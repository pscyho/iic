==> flow/design.v <==
module i2c_slave (
    input  wire rst,
    input  wire [6:0] own_addr,
    inout  wire sda,
    input  wire scl,
    output reg [7:0] data_out
);
    reg [3:0] bitcnt;
    reg [7:0] shifter;
    reg sda_out, sda_oe;
    reg addr_phase;
    reg addr_match;
    reg rw_bit;
    reg [7:0] mem;
    assign sda = sda_oe ? sda_out : 1'bz;
    always @(posedge scl or posedge rst) begin
        if (rst) begin
            bitcnt <= 0;
            addr_phase <= 1;
            addr_match <= 0;
            sda_oe <= 0;
            data_out <= 0;
            mem <= 8'h55;
        end else begin
            if (addr_phase) begin
                shifter[bitcnt] <= sda;
                if (bitcnt == 7) begin
                    if (shifter[7:1] == own_addr) addr_match <= 1;
                    else addr_match <= 0;
                    rw_bit <= shifter[0];
                    addr_phase <= 0;
                    bitcnt <= 0;
                    if (addr_match) begin
                        sda_oe <= 1; sda_out <= 0;  
                    end
                end else bitcnt <= bitcnt + 1;
            end else begin
                if (rw_bit == 0) begin
                    shifter[bitcnt] <= sda;
                    if (bitcnt == 7) begin
                        data_out <= shifter;
                        mem <= shifter;
                        bitcnt <= 0;
                        if (addr_match) begin
                            sda_oe <= 1; sda_out <= 0;  
                        end
                    end else bitcnt <= bitcnt + 1;
                end else begin
                    sda_oe <= 1; sda_out <= mem[bitcnt];
                    if (bitcnt == 0) bitcnt <= 7;
                    else bitcnt <= bitcnt - 1;
                end
            end
        end
    end
    always @(negedge scl) begin
        sda_oe <= 0;
    end
endmodule
**Step by step through the tools: i2c_slave**

Tool output for the design above, in the order of the flow.
Line numbers count from 1 in the design file above.
Operators: Yosys type, input widths -> output width; for muxes data width and select width s.
Library cell names are shortened.
Not given: --

- Top module: i2c_slave
- Clock input: scl
- Standard-cell library: sky130hd
- Library corner: tt_025C_1v80

**Elaborated design**

Counts by Yosys on the flattened word-level netlist (proc, flatten, opt, wreduce; memories kept). Register bits leave out memories and registers merged into their read ports (data or address). Print and check cells are left out. Cells with the same type and inputs are merged into one.

- Memories: 0
- Output and inout port bits: 9
- ROM bits: 0
- Bits of input ports: 9
- Latch bits: 0
- Flip-flop bits (word level): 22
- Cells after elaboration: 30
- Word width x clocked read ports: 0
- RAM bits: 0

- Shift-type cells: 2
- Div/mod/pow operators: 0
- Reduce/logical cells: 4
- Order comparisons: 0
- Equal/unequal tests: 2
- Bitwise operators: 6
- Muxes and demuxes: 8
- Add/subtract/negate cells: 3
- Multipliers: 0

Operators with widths:

| operator | number |
|---|---|
| $shift 1x5->8 const A | 2 |
| $mux 8 | 2 |
| $mux 4 | 4 |
| $and 8x8->8 | 1 |
| $or 8x8->8 | 1 |
| $not 8->8 | 1 |
| $reduce_and 3->1 | 2 |
| $neg 4->5 | 1 |
| $add 4x1->4 const B | 1 |
| $sub 4x1->4 const B | 1 |
| $eq 4x3->1 const B | 1 |
| $logic_not 4->1 | 1 |
| $not 1->1 | 3 |
| $ne 2x2->1 const B | 1 |
| $reduce_and 2->1 | 1 |
| $mux 1 | 2 |

**Longest topological paths**

Yosys ltp: most cells in a row. Word level: on the elaborated netlist, between registers, memories and ports. Mapped: between sequential cells and ports; inverters and the memories' decode and read muxes count.

- Depth after elaboration: 7
- ABC_AREA: 0
- Depth in mapped cells: 7
- Depth with buffers taken out: 5

**Mapped cells and area**

The flow's flattened synthesis, as Yosys stat reports it; memories are mapped. The netlist is that of the ABC_AREA named above (0 if unset); the other value can give another one.
The area totals of this step are shown rounded.

Cell types:

| type | number | area in all (sq um) |
|---|---|---|
| dfrtp_1 | 12 | 300.288 |
| edfxtp_1 | 9 | 270.259 |
| mux2_2 | 8 | 90.086 |
| ha_1 | 5 | 62.56 |
| o21ai_0 | 9 | 45.043 |
| a21oi_1 | 8 | 40.038 |
| mux2i_1 | 3 | 30.029 |
| dfstp_2 | 1 | 26.275 |
| nand2b_1 | 4 | 25.024 |
| nand3b_4 | 1 | 20.019 |
| nand2_1 | 5 | 18.768 |
| nor2b_1 | 3 | 18.768 |
| o41ai_2 | 1 | 16.266 |
| inv_1 | 4 | 15.014 |
| or4_1 | 2 | 15.014 |
| or3_1 | 2 | 12.512 |
| buf_6 | 1 | 11.261 |
| buf_2 | 2 | 10.01 |

Other cell types: 16; their cells: 19.

- Standard cells after synthesis: 99
- Flip-flop cells: 22
- Mapped area: 0.001146 sq mm
- Sequential area: 0.0005968 sq mm
- Buffers: 6

**Worst setup path after synthesis**

OpenSTA on the mapped netlist: ideal clock, no wires. The path of least setup slack (recovery checks aside). Input and output delay are each 20% of the period. Register names are those of the netlist, which keeps one name where synthesis merged equal registers.

- Path kind: register to register
- Start point: reg bitcnt[0]
- End point: reg shifter[1]
- Setup time: 0.268 ns
- Path delay: 1.885 ns
- Period: 2.98 ns
- Path slack: 1.094 ns
- Driving pins on the path: 7
- Path buffers: 1
- Time at the first pin: 0.000 ns
- Data arrival time: 1.617 ns
- Data required time: 2.712 ns
- Synthesis period reached: 1.886 ns

"path delay" = arrival - input delay + setup time.
"driving pins on the path": output pins that drive a net of the path, with the launching flip-flop's if there is one; two outputs of one cell count as two.
"synthesis period reached" is the clock period less the worst setup slack; recovery checks do not enter. This is arithmetic on one report: input and output delays are still those of the set period (20% each).
Between the ends stands the longest chain of elaborated cells between them, by number of cells; it is not shown to be the way that was timed. Of several equally long chains one is given.
Each line given opens the expression or statement behind the cell; cells for indexed reads and writes are added by Yosys, which also makes memories of some case tables.
A register here has more assigning lines than the two given.

- Cells stage by stage: dfrtp_1 clkbuf_1 inv_1 ha_1 or2_2 o21ai_0 a21oi_1
- Cells in the longest elaborated chain: 7
- Elaborated cells between the ends (all ways): 8
- Classes of those cells: add/sub (1); shift (2); mux (2); logic (3)

Ends and longest elaborated chain, post-synthesis:

| what | line | source |
|---|---|---|
| start: declaration | 8 | `reg [3:0] bitcnt;` |
| start: assignment | 36 | `end else bitcnt <= bitcnt + 1;` |
| start: assignment | 47 | `end else bitcnt <= bitcnt + 1;` |
| $neg 4->5 | 39 | `shifter[bitcnt] <= sda;` |
| $shift 1x5->8 | 39 |  |
| $not 8->8 | 39 |  |
| $and 8x8->8 | 39 |  |
| $or 8x8->8 | 39 |  |
| $mux 8 | 38 | `if (rw_bit == 0) begin` |
| $mux 8 | 25 | `if (addr_phase) begin` |
| end: assignment | 26 | `shifter[bitcnt] <= sda;` |
| end: assignment | 39 |  |
| end: declaration | 9 | `reg [7:0] shifter;` |

Settings of 2 stored flow runs for module i2c_slave (sky130hd), not sorted in any way. The constraints put input and output delay at 20% of the set period each and load the outputs with 0.01 pF.

### Entry A

Settings: `period_ns=2.34`, `CORE_UTILIZATION=64`, `PLACE_DENSITY_LB_ADDON=0.24`, `CELL_PAD_IN_SITES_GLOBAL_PLACEMENT=2`, `TNS_END_PERCENT=40`, `GPL_ROUTABILITY_DRIVEN=1`, `CAP_MARGIN=5`, `MAX_ROUTING_LAYER=met4`, `CORE_MARGIN=2`, `SLEW_MARGIN=20`

Not finished: placement ended with error FLW-0024.

### Entry B

Settings: `period_ns=1.18`, `CORE_UTILIZATION=65`, `PLACE_DENSITY=0.52`, `CORE_ASPECT_RATIO=0.55`, `CTS_CLUSTER_DIAMETER=317`, `MIN_ROUTING_LAYER=met2`, `MAX_ROUTING_LAYER=met5`, `CAP_MARGIN=20`, `CORE_MARGIN=2`, `SLEW_MARGIN=20`

Not finished: routing ended with error GRT-0232.
